==> flow/design.v <==
module SET ( clk , rst, en, central, radius, mode, busy, valid, candidate );
    input clk, rst;
    input en;
    input [23:0] central;
    input [11:0] radius;
    input [1:0] mode;
    output reg busy;
    output reg valid;
    output reg [7:0] candidate;
    wire [7:0] circle1,circle2,circle3;
    wire [7:0] Rsquare1,Rsquare2,Rsquare3;
    wire cnt1,cnt2,cnt3;
    reg [3:0] x [3:1];
    reg [3:0] y [3:1];
    reg [3:0] r [3:1];
    reg [3:0] cur_x,cur_y;
    assign circle1 = ( ((cur_x>x[1])? cur_x-x[1] : x[1]-cur_x ) * ((cur_x>x[1])? cur_x-x[1] : x[1]-cur_x ) ) + ( ((cur_y>y[1])? cur_y-y[1] : y[1]-cur_y ) * ((cur_y>y[1])? cur_y-y[1] : y[1]-cur_y ) );
    assign circle2 = ( ((cur_x>x[2])? cur_x-x[2] : x[2]-cur_x ) * ((cur_x>x[2])? cur_x-x[2] : x[2]-cur_x ) ) + ( ((cur_y>y[2])? cur_y-y[2] : y[2]-cur_y ) * ((cur_y>y[2])? cur_y-y[2] : y[2]-cur_y ) );
    assign circle3 = ( ((cur_x>x[3])? cur_x-x[3] : x[3]-cur_x ) * ((cur_x>x[3])? cur_x-x[3] : x[3]-cur_x ) ) + ( ((cur_y>y[3])? cur_y-y[3] : y[3]-cur_y ) * ((cur_y>y[3])? cur_y-y[3] : y[3]-cur_y ) );
    assign Rsquare1 = r[1] * r[1];   
    assign Rsquare2 = r[2] * r[2];
    assign Rsquare3 = r[3] * r[3];
    assign cnt1 = ( circle1 > Rsquare1 ) ? 1'b0 : 1'b1 ;     
    assign cnt2 = ( circle2 > Rsquare2 ) ? 1'b0 : 1'b1 ;
    assign cnt3 = ( circle3 > Rsquare3 ) ? 1'b0 : 1'b1 ;
    always@(posedge clk or posedge rst)begin
        if(rst)begin
            busy <= 1'b0;
            valid <= 1'b0;
            candidate <= 8'd0;
            cur_x <= 4'd0;
            cur_y <= 4'd0;
        end
        else begin
            if (en)begin
                busy <= 1'b1;
                valid <= 1'b0;
                candidate <= 8'd0;
                x[1] <= central[23:20];
                x[2] <= central[15:12];
                x[3] <= central[7:4];
                y[1] <= central[19:16];
                y[2] <= central[11:8];
                y[3] <= central[3:0];
                r[1] <= radius[11:8];
                r[2] <= radius[7:4];
                r[3] <= radius[3:0];
                cur_x <= 4'd1;
                cur_y <= 4'd1;
            end
            if (busy)begin
                if (valid)
                    busy <= 1'b0;
                else begin
                    case(mode)
                        2'd0:begin
                            if(cur_x <= 8)begin
                                if(cur_y <= 8)begin
                                    candidate <= candidate + cnt1;
                                    cur_y <= cur_y + 1;
                                end
                                else begin
                                    cur_x <= cur_x+1;
                                    cur_y <= 4'd1;
                                end
                            end
                            else begin
                                valid <= 1'b1;
                            end
                        end
                        2'd1:begin
                            if( cur_x <= 8 )begin
                                if(cur_y <= 8)begin
                                    if(cnt1 == 1 && cnt2 == 1)begin
                                        candidate <= candidate + 1;
                                    end
                                    else;
                                    cur_y <= cur_y+1;
                                end
                                else begin
                                    cur_x <= cur_x+1;
                                    cur_y <= 4'd1;
                                end
                            end
                            else begin
                                valid <= 1'b1;
                            end
                        end
                        2'd2:begin
                            if(cur_x <= 8)begin
                                if(cur_y <= 8)begin
                                    if(cnt1 == 1 && cnt2 == 0)begin
                                        candidate <= candidate + 1;
                                    end
                                    else if(cnt1 == 0 && cnt2 == 1)begin
                                        candidate <= candidate + 1;
                                    end
                                    else;
                                    cur_y <= cur_y + 1;
                                end
                                else begin
                                    cur_x <= cur_x + 1;
                                    cur_y <= 4'd1;
                                end
                            end
                            else begin
                                valid <= 1'b1;
                            end
                        end
                        2'd3:begin
                            if(cur_x <= 8)begin
                                if(cur_y <= 8)begin
                                    if(cnt1 == 1 && cnt2 == 1 && cnt3 == 0)begin
                                        candidate <= candidate + 1;
                                    end
                                    else if(cnt1 == 0 && cnt2 == 1 && cnt3 == 1)begin
                                        candidate <= candidate + 1;
                                    end
                                    else if(cnt1 == 1 && cnt2 == 0 && cnt3 == 1)begin
                                        candidate <= candidate + 1;
                                    end 
                                    else;
                                    cur_y <= cur_y+1;
                                end
                                else begin
                                    cur_x <= cur_x+1;
                                    cur_y <= 4'd1;
                                end
                            end
                            else begin
                                valid <= 1'b1;
                            end
                        end
                    endcase
                end
            end
        end
    end
endmodule
# Tool chain data of SET
# The steps from the RTL of SET to its reports follow in flow order.
# Lines are those of the file above, counted from 1.
# The mark n/a stands for no value.
# setup
design,SET
clock,clk
lib,sky130hd
pvt_corner,tt_025C_1v80

# Elaborated design
# Yosys after proc, flatten, opt, wreduce and memory -nomap, before mapping. Enables and synchronous resets that opt folds into registers are not counted as muxes. Print and check cells are not counted. Equal cells are merged and count once.
# word_totals
ff_bits,54
inputBits,41
# classes
addsub,19
multipliers,9
compare,11
equal,3
mux,47
logic,1
reduce_and_logical,9
# op_table
cell,count
8-bit by 8-bit multiplier with 8-bit output,6
8-bit two-way mux,23
4-bit by 4-bit multiplier with 8-bit output,3
4-bit by 4-bit subtractor with 5-bit output,12
4-bit two-way mux,12
8-bit parallel mux with 4-bit select,1
4-bit greater-than comparator,6
8-bit adder,3
8-bit greater-than comparator,3
1-bit two-way mux,11
4-bit by 1-bit adder with 4-bit output with constant B,2
4-bit less-or-equal comparator with constant B,2
8-bit by 1-bit adder with 8-bit output,1
8-bit by 1-bit adder with 8-bit output with constant B,1
1-bit logical AND,6
2-bit == test with constant B,2
4-bit OR reduction,1
2-bit by 1-bit == test with 1-bit output with constant B,1
2-bit logical NOT,1
2-bit AND reduction,1
1-bit inverter,1

# Logic depth
# Depth = most cells in a row (Yosys ltp): at word level without a register or memory, in the mapped netlist without a sequential cell, where the memories' decode and read muxes count.
# depth
ltp_word,16
abc_area,0
depth_mapped,42
mapped_depth_nobuf,42

# Netlist
# Source: synth_stat.txt of the flow (Yosys; design flattened, memories mapped). It holds for the ABC_AREA given above (unset counts as 0); a run with the other value may have another netlist.
# synth_totals
cells,1046
mapped_area_um2,9452.8
flip_flops,54
buffers,10
# by_type
cell,count
sky130_fd_sc_hd__ha_1,162
sky130_fd_sc_hd__fa_1,81
sky130_fd_sc_hd__edfxtp_1,36
sky130_fd_sc_hd__inv_1,203
sky130_fd_sc_hd__xnor2_1,53
sky130_fd_sc_hd__dfrtp_1,18
sky130_fd_sc_hd__nor2_1,77
sky130_fd_sc_hd__nand2_1,65
sky130_fd_sc_hd__mux2i_1,24
sky130_fd_sc_hd__a21oi_1,45
sky130_fd_sc_hd__xor2_1,22
sky130_fd_sc_hd__a21o_1,24
sky130_fd_sc_hd__o21ai_0,26
sky130_fd_sc_hd__and2_1,20
sky130_fd_sc_hd__nand2b_1,17
sky130_fd_sc_hd__nor2b_1,17
sky130_fd_sc_hd__nand3_1,19
sky130_fd_sc_hd__and3_1,10
# Other cell types: 53; their cells: 127.

# Path before layout
# Source: OpenSTA report_checks on the synthesized netlist (no wires, ideal clock, input and output delay 20% of the period each), path of least setup slack; recovery checks are left aside. Register names are those of the netlist, which keeps one name where synthesis merged equal registers.
# synth_path
kind,register -> register
startpoint,reg cur_x[1]
endpoint,reg candidate[6]
clock_period_ns,10.7
setup_time_ns,0.087
t_first_pin_ns,0.000
arrival_time_ns,9.183
path_slack_ns,1.430
path_delay_ns,9.270
driving_pins,41
period_less_setup_slack_ns,9.27
# "path_delay_ns" = arrival - input delay + setup time.
# "driving_pins": output pins that drive a net of the path, with the launching flip-flop's if there is one; two outputs of one cell count as two.
# "period_less_setup_slack_ns" = period - worst setup slack (recovery checks aside). The figure is calculated, with input and output delays left at 20% of the set period.
# The rows between start and end are the longest chain of elaborated cells between them; the timing report does not say that the signal goes this way. Where chains are equally long, one stands for them.
# A line is the first line of the expression or statement that the cell stems from. Yosys adds cells for indexed reads and writes and turns some case tables into memories.
# A register here has more assigning lines than the two given.
# synth_via
path_cell_list,sky130_fd_sc_hd__dfrtp_1 sky130_fd_sc_hd__inv_1 sky130_fd_sc_hd__ha_1 sky130_fd_sc_hd__nor2b_1 sky130_fd_sc_hd__o21ai_1 sky130_fd_sc_hd__a21boi_0 sky130_fd_sc_hd__o21ai_2 sky130_fd_sc_hd__mux2i_1 sky130_fd_sc_hd__o221ai_1 sky130_fd_sc_hd__a221oi_2 sky130_fd_sc_hd__and2_1 sky130_fd_sc_hd__fa_1 sky130_fd_sc_hd__inv_1 sky130_fd_sc_hd__fa_1 sky130_fd_sc_hd__fa_1 sky130_fd_sc_hd__inv_1 sky130_fd_sc_hd__fa_1 sky130_fd_sc_hd__fa_1 [... 5 more ...] sky130_fd_sc_hd__xnor2_1 sky130_fd_sc_hd__xnor2_1 sky130_fd_sc_hd__xnor2_1 sky130_fd_sc_hd__ha_1 sky130_fd_sc_hd__nand4_1 sky130_fd_sc_hd__nor2_1 sky130_fd_sc_hd__a21oi_4 sky130_fd_sc_hd__nor2_4 sky130_fd_sc_hd__clkinv_4 sky130_fd_sc_hd__ha_1 sky130_fd_sc_hd__ha_1 sky130_fd_sc_hd__nand2_1 sky130_fd_sc_hd__nor4_1 sky130_fd_sc_hd__a2111oi_0 sky130_fd_sc_hd__a311oi_1 sky130_fd_sc_hd__a31oi_1 sky130_fd_sc_hd__a31oi_1 sky130_fd_sc_hd__a22oi_1
elab_chain_len,16
# synth_rtl
item,line_no,rtl
"start, declared",16,"reg [3:0] cur_x,cur_y;"
"start, assigned",63,cur_x <= cur_x+1;
"start, assigned",81,cur_x <= cur_x+1;
4-bit greater-than comparator,17,assign circle1 = ( ((cur_x>x[1])? cur_x-x[1] : x[1]-cur_x ) * ((cur_x>x[1])? cur_x-x[1] : x[1]-cur_x ) ) + ( ( ...
8-bit two-way mux,17,
8-bit by 8-bit multiplier with 8-bit output,17,
8-bit adder,17,
8-bit greater-than comparator,23,assign cnt1 = ( circle1 > Rsquare1 ) ? 1'b0 : 1'b1 ;
1-bit two-way mux,23,
1-bit logical AND x2,119,else if(cnt1 == 1 && cnt2 == 0 && cnt3 == 1)begin
8-bit two-way mux,119,
8-bit two-way mux,116,else if(cnt1 == 0 && cnt2 == 1 && cnt3 == 1)begin
8-bit two-way mux,113,if(cnt1 == 1 && cnt2 == 1 && cnt3 == 0)begin
8-bit two-way mux,112,if(cur_y <= 8)begin
8-bit two-way mux,111,if(cur_x <= 8)begin
8-bit parallel mux with 4-bit select,55,case(mode)
8-bit two-way mux,52,if (valid)
8-bit two-way mux,51,if (busy)begin
"end, assigned",59,candidate <= candidate + cnt1;
"end, assigned",75,candidate <= candidate + 1;
"end, declared",9,output reg [7:0] candidate;

# Worst path after layout
# From the final timing report of entry A: the path of least setup slack in the routed layout; clock arrival at registers is part of the times.
# layout_path
kind,register -> register
startpoint,reg cur_x[1]
endpoint,reg candidate[6]
clock_period_ns,7.49
setup_time_ns,0.12
t_first_pin_ns,0.31
arrival_time_ns,8.77
path_slack_ns,-1.08
driving_pins,43
# The rows between start and end are the longest chain of elaborated cells between them; the timing report does not say that the signal goes this way. Where chains are equally long, one stands for them.
# A register here has more assigning lines than the two given.
# layout_via
path_cell_list,sky130_fd_sc_hd__dfrtp_2 sky130_fd_sc_hd__clkinvlp_4 sky130_fd_sc_hd__buf_6 sky130_fd_sc_hd__ha_4 sky130_fd_sc_hd__nor2b_4 sky130_fd_sc_hd__o21ai_2 sky130_fd_sc_hd__a21boi_2 sky130_fd_sc_hd__o21ai_2 sky130_fd_sc_hd__mux2i_2 sky130_fd_sc_hd__o221ai_2 sky130_fd_sc_hd__a221oi_2 sky130_fd_sc_hd__and2_4 sky130_fd_sc_hd__fa_1 sky130_fd_sc_hd__inv_2 sky130_fd_sc_hd__fa_1 sky130_fd_sc_hd__fa_1 sky130_fd_sc_hd__inv_2 sky130_fd_sc_hd__fa_1 [... 7 more ...] sky130_fd_sc_hd__xnor2_1 sky130_fd_sc_hd__xnor2_1 sky130_fd_sc_hd__ha_1 sky130_fd_sc_hd__nand4_1 sky130_fd_sc_hd__nor2_2 sky130_fd_sc_hd__a21oi_4 sky130_fd_sc_hd__nor2_4 sky130_fd_sc_hd__clkinv_4 sky130_fd_sc_hd__ha_4 sky130_fd_sc_hd__ha_4 sky130_fd_sc_hd__nand2_2 sky130_fd_sc_hd__o21bai_1 sky130_fd_sc_hd__a21oi_1 sky130_fd_sc_hd__a2111oi_2 sky130_fd_sc_hd__a311oi_1 sky130_fd_sc_hd__a31oi_1 sky130_fd_sc_hd__a31oi_1 sky130_fd_sc_hd__a22oi_1
elab_chain_len,16
# layout_rtl
item,line_no,rtl
"start, declared",16,"reg [3:0] cur_x,cur_y;"
"start, assigned",63,cur_x <= cur_x+1;
"start, assigned",81,cur_x <= cur_x+1;
4-bit greater-than comparator,17,assign circle1 = ( ((cur_x>x[1])? cur_x-x[1] : x[1]-cur_x ) * ((cur_x>x[1])? cur_x-x[1] : x[1]-cur_x ) ) + ( ( ...
8-bit two-way mux,17,
8-bit by 8-bit multiplier with 8-bit output,17,
8-bit adder,17,
8-bit greater-than comparator,23,assign cnt1 = ( circle1 > Rsquare1 ) ? 1'b0 : 1'b1 ;
1-bit two-way mux,23,
1-bit logical AND x2,119,else if(cnt1 == 1 && cnt2 == 0 && cnt3 == 1)begin
8-bit two-way mux,119,
8-bit two-way mux,116,else if(cnt1 == 0 && cnt2 == 1 && cnt3 == 1)begin
8-bit two-way mux,113,if(cnt1 == 1 && cnt2 == 1 && cnt3 == 0)begin
8-bit two-way mux,112,if(cur_y <= 8)begin
8-bit two-way mux,111,if(cur_x <= 8)begin
8-bit parallel mux with 4-bit select,55,case(mode)
8-bit two-way mux,52,if (valid)
8-bit two-way mux,51,if (busy)begin
"end, assigned",59,candidate <= candidate + cnt1;
"end, assigned",75,candidate <= candidate + 1;
"end, declared",9,output reg [7:0] candidate;

# Measured data: module SET, platform sky130hd, 2 stored runs of the flow under differing settings, order arbitrary. Input and output delays are each 20% of the period that was set; the output load is 0.01 pF.
# "clock_period_reached_ns" is the run's clock period less its worst setup slack. It is reckoned from that one timing run; input and output delays stay at 20% of the period that was set.
# "timing.worst_path_ns" means the part of the period allowed to the worst setup path (the constraints hold back 20% at inputs and 20% at outputs) less its slack; where the path has registers, the arrival times of their clocks count too.
# A setting shown as n/a is not set for that run.
run,period_ns,CORE_UTILIZATION,SETUP_SLACK_MARGIN,PLACE_DENSITY,HOLD_SLACK_MARGIN,CELL_PAD_IN_SITES_GLOBAL_PLACEMENT,TNS_END_PERCENT,GPL_TIMING_DRIVEN,CTS_CLUSTER_DIAMETER,CAP_MARGIN,SLEW_MARGIN,MIN_ROUTING_LAYER,MAX_ROUTING_LAYER,CORE_MARGIN,PLACE_DENSITY_LB_ADDON,ABC_AREA,CTS_CLUSTER_SIZE,synthArea_um2,dieArea_um2,finalCellArea_um2,utilization_pct,worstSetupSlack_ns,tns_ns,holdWs_ns,clock_period_reached_ns,timing.worst_path_ns,critical_path_type
entry A,7.49,44,1.84,0.59,0.06,1,40,1,337,35,40,met1,met5,2,n/a,n/a,n/a,9452.8,22672.8,12814.8,61.0,-1.082,-7.417,0.511,8.572,8.57,register -> register
entry B,14.2,47,0.56,n/a,n/a,n/a,n/a,1,n/a,35,0,n/a,n/a,2,0.25,0,47,9452.8,21263.5,10461.3,53.4,4.011,0.000,0.501,10.189,10.19,register -> register
